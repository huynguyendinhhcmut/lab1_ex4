==> flow/design.v <==
module D_FF16b
#(parameter WIDTH=16)  
(
	input logic clk, rst,
	input logic [WIDTH-1:0] data_i,
	output logic [WIDTH-1:0] data_o
);
reg [WIDTH-1:0] data;
always_ff@ (posedge clk, posedge rst)
	if (rst) begin
		data <= 0;
	end else begin
	data <= data_i;
	end
assign data_o=data;
endmodule 
module D_FF8b
#(parameter WIDTH=8)  
(
	input logic clk, rst, enable,
	input logic [WIDTH-1:0] data_i,
	output logic [WIDTH-1:0] data_o
);
reg [WIDTH-1:0] data;
always_ff@ (posedge clk, posedge rst) 
	if (rst) begin
		data <= 0;
	end else 
	if (enable) begin
		data <= data_i;
	end else begin
		data <= data;
	end
assign data_o=data;
endmodule 
module FA (
	input logic a, b, cin,
	output logic sum, cout
);
assign sum = a^b^cin;
assign cout = a&b | b&cin | cin&a;
endmodule : FA
module FA8b (
	input logic [0:0] a0, a1, a2, a3, a4, a5, a6, a7,
	input logic [0:0] b0, b1, b2, b3, b4, b5, b6, b7,
	input logic cin,
	output logic [7:0] sum, cout,
	output logic [8:0] total
);
logic [7:0] carry;
FA FA0 (.sum(sum[0]), .a(a0), .b(b0^cin), .cin(cin), .cout(carry[0]));
FA FA1 (.sum(sum[1]), .a(a1), .b(b1^cin), .cin(carry[0]), .cout(carry[1]));
FA FA2 (.sum(sum[2]), .a(a2), .b(b2^cin), .cin(carry[1]), .cout(carry[2]));
FA FA3 (.sum(sum[3]), .a(a3), .b(b3^cin), .cin(carry[2]), .cout(carry[3]));
FA FA4 (.sum(sum[4]), .a(a4), .b(b4^cin), .cin(carry[3]), .cout(carry[4]));
FA FA5 (.sum(sum[5]), .a(a5), .b(b5^cin), .cin(carry[4]), .cout(carry[5]));
FA FA6 (.sum(sum[6]), .a(a6), .b(b6^cin), .cin(carry[5]), .cout(carry[6]));
FA FA7 (.sum(sum[7]), .a(a7), .b(b7^cin), .cin(carry[6]), .cout(cout));
assign total = {cout, sum[7:0]};
endmodule : FA8b
module lab1_ex4 (
	input logic [7:0] A, B,
	input logic clk, rst, EA, EB,
	output logic [15:0] P, y,
	input logic [1:0] sel,
	output logic cout1, cout2
);
wire [7:0] a, b;
wire [7:0] p1, p2;
wire [15:0] p3;
D_FF8b dff8b0 (.clk(clk), .rst(rst), .enable(EA), .data_i(A), .data_o(a));
D_FF8b dff8b1 (.clk(clk), .rst(rst), .enable(EB), .data_i(B), .data_o(b));
sum sum1(.a(a), .b(b), .sum(p1), .cout(cout1));
sub sum2(.a(a), .b(b), .sum(p2), .cout(cout2));
mul88 mul881(.a(a), .b(b), .mul(p3));
always_comb begin
unique case (sel)
	2'b00: y = p1;
	2'b01: y = p2;
	2'b10: y = p3;
	default: y = 1'b0;
endcase
end
D_FF16b dff16b0 (.clk(clk), .rst(rst), .data_i(y), .data_o(P));
endmodule
module mul88(
	input logic [7:0] a, b,
	input logic cin,
	output logic [15:0] mul
);
wire [7:0] sum1, sum2, sum3, sum4, sum5, sum6, sum7;
wire [7:0] carry;
and (mul[0], a[0], b[0]);
FA8b layer1 (
	.sum(sum1),
	.cin(1'b0),
	.a0(a[1] & b[0]),
	.a1(a[2] & b[0]),
	.a2(a[3] & b[0]),
	.a3(a[4] & b[0]),
	.a4(a[5] & b[0]),
	.a5(a[6] & b[0]),
	.a6(a[7] & b[0]),
	.a7(1'b0),
	.cout(carry[0]),
	.b0(a[0] & b[1]),
	.b1(a[1] & b[1]),
	.b2(a[1] & b[1]),
	.b3(a[3] & b[1]),
	.b4(a[4] & b[1]),
	.b5(a[5] & b[1]),
	.b6(a[6] & b[1]),
	.b7(a[7] & b[1])
);
FA8b layer2 (
	.sum(sum2),
	.cin(1'b0),
	.a0(sum1[1]),
	.a1(sum1[2]),
	.a2(sum1[3]),
	.a3(sum1[4]),
	.a4(sum1[5]),
	.a5(sum1[6]),
	.a6(sum1[7]),
	.a7(carry[0]),
	.cout(carry[1]),
	.b0(a[0] & b[2]),
	.b1(a[1] & b[2]),
	.b2(a[1] & b[2]),
	.b3(a[3] & b[2]),
	.b4(a[4] & b[2]),
	.b5(a[5] & b[2]),
	.b6(a[6] & b[2]),
	.b7(a[7] & b[2])
);
FA8b layer3 (
	.sum(sum3),
	.cin(1'b0),
	.a0(sum2[1]),
	.a1(sum2[2]),
	.a2(sum2[3]),
	.a3(sum2[4]),
	.a4(sum2[5]),
	.a5(sum2[6]),
	.a6(sum2[7]),
	.a7(carry[1]),
	.cout(carry[2]),
	.b0(a[0] & b[3]),
	.b1(a[1] & b[3]),
	.b2(a[1] & b[3]),
	.b3(a[3] & b[3]),
	.b4(a[4] & b[3]),
	.b5(a[5] & b[3]),
	.b6(a[6] & b[3]),
	.b7(a[7] & b[3])
);	
FA8b layer4 (
	.sum(sum4),
	.cin(1'b0),
	.a0(sum3[1]),
	.a1(sum3[2]),
	.a2(sum3[3]),
	.a3(sum3[4]),
	.a4(sum3[5]),
	.a5(sum3[6]),
	.a6(sum3[7]),
	.a7(carry[2]),
	.cout(carry[3]),
	.b0(a[0] & b[4]),
	.b1(a[1] & b[4]),
	.b2(a[1] & b[4]),
	.b3(a[3] & b[4]),
	.b4(a[4] & b[4]),
	.b5(a[5] & b[4]),
	.b6(a[6] & b[4]),
	.b7(a[7] & b[4])
);		
FA8b layer5 (
	.sum(sum5),
	.cin(1'b0),
	.a0(sum4[1]),
	.a1(sum4[2]),
	.a2(sum4[3]),
	.a3(sum4[4]),
	.a4(sum4[5]),
	.a5(sum4[6]),
	.a6(sum4[7]),
	.a7(carry[3]),
	.cout(carry[4]),
	.b0(a[0] & b[5]),
	.b1(a[1] & b[5]),
	.b2(a[1] & b[5]),
	.b3(a[3] & b[5]),
	.b4(a[4] & b[5]),
	.b5(a[5] & b[5]),
	.b6(a[6] & b[5]),
	.b7(a[7] & b[5])
);	
FA8b layer6 (
	.sum(sum6),
	.cin(1'b0),
	.a0(sum5[1]),
	.a1(sum5[2]),
	.a2(sum5[3]),
	.a3(sum5[4]),
	.a4(sum5[5]),
	.a5(sum5[6]),
	.a6(sum5[7]),
	.a7(carry[4]),
	.cout(carry[5]),
	.b0(a[0] & b[6]),
	.b1(a[1] & b[6]),
	.b2(a[1] & b[6]),
	.b3(a[3] & b[6]),
	.b4(a[4] & b[6]),
	.b5(a[5] & b[6]),
	.b6(a[6] & b[6]),
	.b7(a[7] & b[6])
);
FA8b layer7 (
	.sum(sum7),
	.cin(1'b0),
	.a0(sum6[1]),
	.a1(sum6[2]),
	.a2(sum6[3]),
	.a3(sum6[4]),
	.a4(sum6[5]),
	.a5(sum6[6]),
	.a6(sum6[7]),
	.a7(carry[5]),
	.cout(mul[15]),
	.b0(a[0] & b[7]),
	.b1(a[1] & b[7]),
	.b2(a[1] & b[7]),
	.b3(a[3] & b[7]),
	.b4(a[4] & b[7]),
	.b5(a[5] & b[7]),
	.b6(a[6] & b[7]),
	.b7(a[7] & b[7])
);
assign mul[1] =  sum1[0];
assign mul[2] =  sum2[0];
assign mul[3] =  sum3[0];
assign mul[4] =  sum4[0];
assign mul[5] =  sum5[0];
assign mul[6] =  sum6[0];
assign mul[7] =  sum7[0];
assign mul[8] =  sum7[1];
assign mul[9] =  sum7[2];
assign mul[10] =  sum7[3];
assign mul[11] =  sum7[4];
assign mul[12] =  sum7[5];
assign mul[13] =  sum7[6];
assign mul[14] =  sum7[7];
endmodule
module sub(
	input logic [7:0] a,
  input logic [7:0] b,
  output logic [7:0] sum,
  output logic cout
);
logic cin;
assign cin = 1'b1;
logic [7:0] carry;
FA fa1 (.sum(sum[0]), .a(a[0]), .b(b[0]^cin), .cin(1'b1), .cout(carry[0])); 		 
FA fa2 (.sum(sum[1]), .a(a[1]), .b(b[1]^cin), .cin(carry[0]), .cout(carry[1]));	 
FA fa3 (.sum(sum[2]), .a(a[2]), .b(b[2]^cin), .cin(carry[1]), .cout(carry[2])); 	 
FA fa4 (.sum(sum[3]), .a(a[3]), .b(b[3]^cin), .cin(carry[2]), .cout(carry[3])); 	 
FA fa5 (.sum(sum[4]), .a(a[4]), .b(b[4]^cin), .cin(carry[3]), .cout(carry[4])); 	 
FA fa6 (.sum(sum[5]), .a(a[5]), .b(b[5]^cin), .cin(carry[4]), .cout(carry[5])); 	 
FA fa7 (.sum(sum[6]), .a(a[6]), .b(b[6]^cin), .cin(carry[5]), .cout(carry[6])); 	 
FA fa8 (.sum(sum[7]), .a(a[7]), .b(b[7]^cin), .cin(carry[6]), .cout(cout)); 		 
endmodule 
module sum(
	input logic [7:0] a,
  input logic [7:0] b,
  output logic [7:0] sum,
  output logic cout
);
logic [7:0] carry;
FA fa1 (.sum(sum[0]), .a(a[0]), .b(b[0]^cin), .cin(1'b0), .cout(carry[0])); 		 
FA fa2 (.sum(sum[1]), .a(a[1]), .b(b[1]^cin), .cin(carry[0]), .cout(carry[1]));	 
FA fa3 (.sum(sum[2]), .a(a[2]), .b(b[2]^cin), .cin(carry[1]), .cout(carry[2])); 	 
FA fa4 (.sum(sum[3]), .a(a[3]), .b(b[3]^cin), .cin(carry[2]), .cout(carry[3])); 	 
FA fa5 (.sum(sum[4]), .a(a[4]), .b(b[4]^cin), .cin(carry[3]), .cout(carry[4])); 	 
FA fa6 (.sum(sum[5]), .a(a[5]), .b(b[5]^cin), .cin(carry[4]), .cout(carry[5])); 	 
FA fa7 (.sum(sum[6]), .a(a[6]), .b(b[6]^cin), .cin(carry[5]), .cout(carry[6])); 	 
FA fa8 (.sum(sum[7]), .a(a[7]), .b(b[7]^cin), .cin(carry[6]), .cout(cout)); 		 
endmodule 
# [From RTL to reports: lab1_ex4]
# The steps from the RTL of lab1_ex4 to its reports follow in flow order.
# Line numbers count from 1 in the design file above.
# Not given: --
[inputs] top_module="lab1_ex4" clk_port="clk" cell_library="sky130hd" pvt_corner="tt_025C_1v80"

# [Word-level counts]
# Source: Yosys, flattened and elaborated, memories not mapped. Widths are those after wreduce; folded enables and synchronous resets count as part of the registers. Registers that Yosys merges into a memory's read port (data or address) are not register bits. Print and check cells do not count. Equal cells are merged and count once.
[bits] regBits=32 inputBits=22 output_inout_bits=34
[op_classes] equal=2 n_mux=1 bitwise=530 reduce_logical=1
[ops] cell="1-bit AND" count=253
[ops] cell="1-bit bitwise XOR" count=142
[ops] cell="1-bit bitwise OR" count=126
[ops] cell="16-bit parallel mux with 3-bit select" count=1
[ops] cell="1-bit NOT" count=9
[ops] cell="2-bit by 1-bit == test with 1-bit output with constant B" count=1
[ops] cell="2-bit == test with constant B" count=1
[ops] cell="2-bit logical NOT" count=1

# [Longest topological paths]
# Longest topological path by Yosys (ltp), each cell counted once; first at word level (registers and memories cut), then after technology mapping (sequential cells cut; the memories' decode and read muxes count).
[depth] depth_word=53 ABC_AREA=0 ltp_mapped=38

# [Synthesis result]
# Source: synth_stat.txt of the flow (Yosys; design flattened, memories mapped). It holds for the ABC_AREA given above (unset counts as 0); a run with the other value may have another netlist.
[synth_totals] stdcells=271 yosys_area_um2=2994.1 seqArea_um2=800.8 ff_cells=32 buf_cells=7
[types] type="sky130_fd_sc_hd__fa_1" count=55 area_total_um2=1.1E+03
[types] type="sky130_fd_sc_hd__dfrtp_1" count=32 area_total_um2=800.768
[types] type="sky130_fd_sc_hd__inv_1" count=57 area_total_um2=213.955
[types] type="sky130_fd_sc_hd__ha_1" count=16 area_total_um2=200.192
[types] type="sky130_fd_sc_hd__and2_1" count=31 area_total_um2=193.936
[types] type="sky130_fd_sc_hd__nand2_1" count=25 area_total_um2=93.84
[types] type="sky130_fd_sc_hd__mux2_2" count=8 area_total_um2=90.086
[types] type="sky130_fd_sc_hd__mux2i_1" count=8 area_total_um2=80.077
[types] type="sky130_fd_sc_hd__o2bb2ai_1" count=6 area_total_um2=52.55
[types] type="sky130_fd_sc_hd__nor2_1" count=10 area_total_um2=37.536
[types] type="sky130_fd_sc_hd__o21ai_0" count=7 area_total_um2=35.034
[types] type="sky130_fd_sc_hd__buf_2" count=4 area_total_um2=20.019
[types] type="sky130_fd_sc_hd__nand2b_1" count=2 area_total_um2=12.512
[types] type="sky130_fd_sc_hd__o22ai_1" count=2 area_total_um2=12.512
[types] type="sky130_fd_sc_hd__buf_6" count=1 area_total_um2=11.261
[types] type="sky130_fd_sc_hd__nor2b_2" count=1 area_total_um2=8.758
[types] type="sky130_fd_sc_hd__buf_4" count=1 area_total_um2=7.507
[types] type="sky130_fd_sc_hd__nor2b_1" count=1 area_total_um2=6.256
# Not listed: further types 4, cells in them 4.
# By module: a second synthesis without flattening, with its own total; a netlist apart from the flattened one above.
[hier_totals] hier_cells=404 hier_area_um2=4611.9
# Rows give one instance, submodules left out.
[by_module] mod="FA" instances=72 n_cells=1 mod_area_um2=20.0 seq_area_um2=0.0
[by_module] mod="FA8b" instances=7 n_cells=26 mod_area_um2=205.2 seq_area_um2=0.0
[by_module] mod="D_FF8b" instances=2 n_cells=18 mod_area_um2=335.3 seq_area_um2=200.2
[by_module] mod="D_FF16b" instances=1 n_cells=17 mod_area_um2=404.1 seq_area_um2=400.4
[by_module] mod="mul88" instances=1 n_cells=58 mod_area_um2=360.3 seq_area_um2=0.0
[by_module] mod="lab1_ex4" instances=1 n_cells=29 mod_area_um2=261.5 seq_area_um2=0.0
[by_module] mod="sub" instances=1 n_cells=9 mod_area_um2=33.8 seq_area_um2=0.0
[by_module] mod="sum" instances=1 n_cells=1 mod_area_um2=3.8 seq_area_um2=0.0

# [Timing after synthesis]
# Source: OpenSTA report_checks on the synthesized netlist (no wires, ideal clock, input and output delay 20% of the period each), path of least setup slack; recovery checks are left aside. Register names are those of the netlist, which keeps one name where synthesis merged equal registers.
[synth_timing] path_kind="register to output" startpoint="register dff8b0.data[1]" endpoint="output port y[14]" period_ns=15.2 output_delay_ns=3.040 t_first_pin_ns=0.000 t_arrival_ns=9.146 setup_slack_ns=3.014 path_delay_ns=9.146 stages=31 path_buffers=0 period_less_setup_slack_ns=12.186
# "path_delay_ns" = arrival - input delay + setup time.
# A path that ends at an output port has no setup time.
# "stages" counts driving pins, that of a launching flip-flop among them; a cell with two outputs on the path counts twice.
# "period_less_setup_slack_ns" = period - worst setup slack (recovery checks aside). The figure is calculated, with input and output delays left at 20% of the set period.
# Between the ends stands the longest chain of elaborated cells between them, by number of cells; it is not shown to be the way that was timed. Of several equally long chains one is given.
# A line is the first line of the expression or statement that the cell stems from. Yosys adds cells for indexed reads and writes and turns some case tables into memories.
# At most two assigning lines are given for a register; there are more.
[synth_between] path_cell_list="sky130_fd_sc_hd__dfrtp_1 > sky130_fd_sc_hd__ha_1 > sky130_fd_sc_hd__inv_1 > sky130_fd_sc_hd__fa_1 > sky130_fd_sc_hd__inv_1 > sky130_fd_sc_hd__fa_1 > sky130_fd_sc_hd__fa_1 > sky130_fd_sc_hd__fa_1 > sky130_fd_sc_hd__inv_1 > sky130_fd_sc_hd__fa_1 > sky130_fd_sc_hd__inv_1 > sky130_fd_sc_hd__fa_1 > sky130_fd_sc_hd__fa_1 > sky130_fd_sc_hd__fa_1 > sky130_fd_sc_hd__inv_1 > sky130_fd_sc_hd__fa_1 > sky130_fd_sc_hd__inv_1 > sky130_fd_sc_hd__fa_1 > sky130_fd_sc_hd__inv_1 > sky130_fd_sc_hd__fa_1 > sky130_fd_sc_hd__inv_1 > sky130_fd_sc_hd__fa_1 > sky130_fd_sc_hd__fa_1 > sky130_fd_sc_hd__fa_1 > sky130_fd_sc_hd__inv_1 > sky130_fd_sc_hd__fa_1 > sky130_fd_sc_hd__fa_1 > sky130_fd_sc_hd__fa_1 > sky130_fd_sc_hd__fa_1 > sky130_fd_sc_hd__fa_1 > sky130_fd_sc_hd__nor2_1" elab_chain_cells=51 cone_cells=329
[synth_rtl] element="start, declared" line=24 rtl="reg [WIDTH-1:0] data;"
[synth_rtl] element="start, assigned" line=30 rtl="data <= data_i;"
[synth_rtl] element="start, assigned" line=32 rtl="data <= data;"
[synth_rtl] element="1-bit AND" line=97 rtl=".a0(a[1] & b[0]),"
[synth_rtl] element="1-bit AND (2 in a row)" line=41 rtl="assign cout = a&b | b&cin | cin&a;"
[synth_rtl] element="1-bit bitwise OR (2 in a row)" line=41
[synth_rtl] element="1-bit AND" line=41
[synth_rtl] element="1-bit bitwise OR (2 in a row)" line=41
[synth_rtl] element="1-bit AND" line=41
[synth_rtl] element="1-bit bitwise OR (2 in a row)" line=41
[synth_rtl] element="[30 not listed]"
[synth_rtl] element="1-bit bitwise OR (2 in a row)" line=41
[synth_rtl] element="1-bit AND" line=41
[synth_rtl] element="1-bit bitwise OR (2 in a row)" line=41
[synth_rtl] element="1-bit AND" line=41
[synth_rtl] element="1-bit bitwise OR (2 in a row)" line=41
[synth_rtl] element="1-bit bitwise XOR" line=40 rtl="assign sum = a^b^cin;"
[synth_rtl] element="16-bit parallel mux with 3-bit select" line=77 rtl="unique case (sel)"
[synth_rtl] element="end, declared" line=64 rtl="output logic [15:0] P, y,"

# [Worst path after layout]
# From the final timing report of run 1: the path of least setup slack in the routed layout; clock arrival at registers is part of the times.
[layout_timing] path_kind="register to output" startpoint="register dff8b0.data[1]" endpoint="output port y[14]" period_ns=8.06 output_delay_ns=1.61 t_first_pin_ns=0.28 t_arrival_ns=9.17 setup_slack_ns=-2.72 stages=35 path_buffers=1
# Between the ends stands the longest chain of elaborated cells between them, by number of cells; it is not shown to be the way that was timed. Of several equally long chains one is given.
# At most two assigning lines are given for a register; there are more.
[layout_between] path_cell_list="sky130_fd_sc_hd__dfrtp_2 > sky130_fd_sc_hd__and2_4 > sky130_fd_sc_hd__ha_4 > sky130_fd_sc_hd__inv_2 > sky130_fd_sc_hd__fa_2 > sky130_fd_sc_hd__inv_2 > sky130_fd_sc_hd__fa_2 > sky130_fd_sc_hd__inv_2 > sky130_fd_sc_hd__fa_2 > sky130_fd_sc_hd__inv_2 > sky130_fd_sc_hd__fa_2 > sky130_fd_sc_hd__inv_2 > sky130_fd_sc_hd__fa_2 > sky130_fd_sc_hd__inv_2 > sky130_fd_sc_hd__fa_2 > sky130_fd_sc_hd__inv_2 > sky130_fd_sc_hd__fa_2 > sky130_fd_sc_hd__inv_2 > sky130_fd_sc_hd__fa_2 > sky130_fd_sc_hd__inv_2 > sky130_fd_sc_hd__fa_2 > sky130_fd_sc_hd__inv_2 > sky130_fd_sc_hd__fa_2 > sky130_fd_sc_hd__fa_2 > sky130_fd_sc_hd__fa_1 > sky130_fd_sc_hd__fa_2 > sky130_fd_sc_hd__fa_2 > sky130_fd_sc_hd__inv_2 > sky130_fd_sc_hd__fa_2 > sky130_fd_sc_hd__fa_2 > sky130_fd_sc_hd__fa_1 > sky130_fd_sc_hd__fa_2 > sky130_fd_sc_hd__fa_2 > sky130_fd_sc_hd__nor2_4 > sky130_fd_sc_hd__buf_6" elab_chain_cells=51 cone_cells=329
[layout_rtl] element="start, declared" line=24 rtl="reg [WIDTH-1:0] data;"
[layout_rtl] element="start, assigned" line=30 rtl="data <= data_i;"
[layout_rtl] element="start, assigned" line=32 rtl="data <= data;"
[layout_rtl] element="1-bit AND" line=97 rtl=".a0(a[1] & b[0]),"
[layout_rtl] element="1-bit AND (2 in a row)" line=41 rtl="assign cout = a&b | b&cin | cin&a;"
[layout_rtl] element="1-bit bitwise OR (2 in a row)" line=41
[layout_rtl] element="1-bit AND" line=41
[layout_rtl] element="1-bit bitwise OR (2 in a row)" line=41
[layout_rtl] element="1-bit AND" line=41
[layout_rtl] element="1-bit bitwise OR (2 in a row)" line=41
[layout_rtl] element="[30 not listed]"
[layout_rtl] element="1-bit bitwise OR (2 in a row)" line=41
[layout_rtl] element="1-bit AND" line=41
[layout_rtl] element="1-bit bitwise OR (2 in a row)" line=41
[layout_rtl] element="1-bit AND" line=41
[layout_rtl] element="1-bit bitwise OR (2 in a row)" line=41
[layout_rtl] element="1-bit bitwise XOR" line=40 rtl="assign sum = a^b^cin;"
[layout_rtl] element="16-bit parallel mux with 3-bit select" line=77 rtl="unique case (sel)"
[layout_rtl] element="end, declared" line=64 rtl="output logic [15:0] P, y,"

FLOW RESULTS
============

Below are 2 stored runs of the flow (Yosys, OpenROAD; platform sky130hd) on lab1_ex4, each with its settings and what was measured, unordered. Constraints: input delay and output delay 20% of the set period each, output load 0.01 pF.
"timing.achieved_period_ns" means the clock period less the worst setup slack. The figure is calculated, with input and output delays left at 20% of the set period.
"worstPathTime_ns" = time allowed to the worst setup path (clock period - input delay - output delay, where it has them) - its slack; a late launch clock adds to it, a late capture clock takes from it.
"design_power_uw" is the tool's figure for a default switching activity; nothing was simulated.

[flow] run 1: files
==> flow/run.sh <==
#!/bin/bash
# the make line also repeats the synthesis and layout settings of config.mk as NAME=value (left out here)
make -C /OpenROAD-flow-scripts/flow DESIGN_CONFIG=/design/flow/config.mk WORK_HOME=/design/flow/orfs CLKGATE_MAP_FILE= finish
==> flow/config.mk <==
export PLATFORM = sky130hd
export DESIGN_NAME = lab1_ex4
export DESIGN_NICKNAME = lab1_ex4
export VERILOG_FILES = /design/flow/design.v
export SDC_FILE = /design/flow/constraint.sdc
export NUM_CORES = 4
export LEC_CHECK = 0
export CAP_MARGIN = 20
export CORE_ASPECT_RATIO = 0.61
export CORE_MARGIN = 2
export CORE_UTILIZATION = 38
export CTS_CLUSTER_DIAMETER = 163
export CTS_CLUSTER_SIZE = 48
export MAX_ROUTING_LAYER = met4
export PLACE_DENSITY = 0.75
export SETUP_SLACK_MARGIN = 0.96
export SLEW_MARGIN = 20
==> flow/constraint.sdc <==
create_clock -name core_clock -period 8.06 [get_ports {clk}]
set_input_delay 1.6120 -clock core_clock [delete_from_list [all_inputs] [get_ports {clk}]]
set_output_delay 1.6120 -clock core_clock [all_outputs]
set_load 0.01 [all_outputs]

[flow] run 1: metrics
[metrics] final_die_area_um2 = 8627.3
[metrics] timing.achieved_period_ns = 10.781
[metrics] final_cell_area_um2 = 4224.1
[metrics] holdWs_ns = 0.681
[metrics] synth_area_um2 = 2994.1
[metrics] design_power_uw = 1407
[metrics] setup_tns_ns = -17.478
[metrics] worst_setup_slack_ns = -2.721
[metrics] worstPathTime_ns = 9.17
[metrics] critical_path_type = register to output
[metrics] fin_util_frac = 0.549

[flow] run 2: files
==> flow/run.sh <==
#!/bin/bash
# the make line also repeats the synthesis and layout settings of config.mk as NAME=value (left out here)
make -C /OpenROAD-flow-scripts/flow DESIGN_CONFIG=/design/flow/config.mk WORK_HOME=/design/flow/orfs CLKGATE_MAP_FILE= finish
==> flow/config.mk <==
export PLATFORM = sky130hd
export DESIGN_NAME = lab1_ex4
export DESIGN_NICKNAME = lab1_ex4
export VERILOG_FILES = /design/flow/design.v
export SDC_FILE = /design/flow/constraint.sdc
export NUM_CORES = 4
export LEC_CHECK = 0
export CAP_MARGIN = 20
export CORE_MARGIN = 2
export CORE_UTILIZATION = 31
export GPL_ROUTABILITY_DRIVEN = 1
export GPL_TIMING_DRIVEN = 0
export MAX_ROUTING_LAYER = met4
export MIN_ROUTING_LAYER = met1
export PLACE_DENSITY_LB_ADDON = 0.28
export SETUP_SLACK_MARGIN = 2.45
export SLEW_MARGIN = 20
export TNS_END_PERCENT = 95
==> flow/constraint.sdc <==
create_clock -name core_clock -period 15.0 [get_ports {clk}]
set_input_delay 3.0000 -clock core_clock [delete_from_list [all_inputs] [get_ports {clk}]]
set_output_delay 3.0000 -clock core_clock [all_outputs]
set_load 0.01 [all_outputs]

[flow] run 2: metrics
[metrics] final_die_area_um2 = 10460.2
[metrics] timing.achieved_period_ns = 12.307
[metrics] final_cell_area_um2 = 3920.0
[metrics] holdWs_ns = 0.614
[metrics] synth_area_um2 = 2994.1
[metrics] design_power_uw = 585.7
[metrics] setup_tns_ns = 0.000
[metrics] worst_setup_slack_ns = 2.693
[metrics] worstPathTime_ns = 9.31
[metrics] critical_path_type = register to output
[metrics] fin_util_frac = 0.422
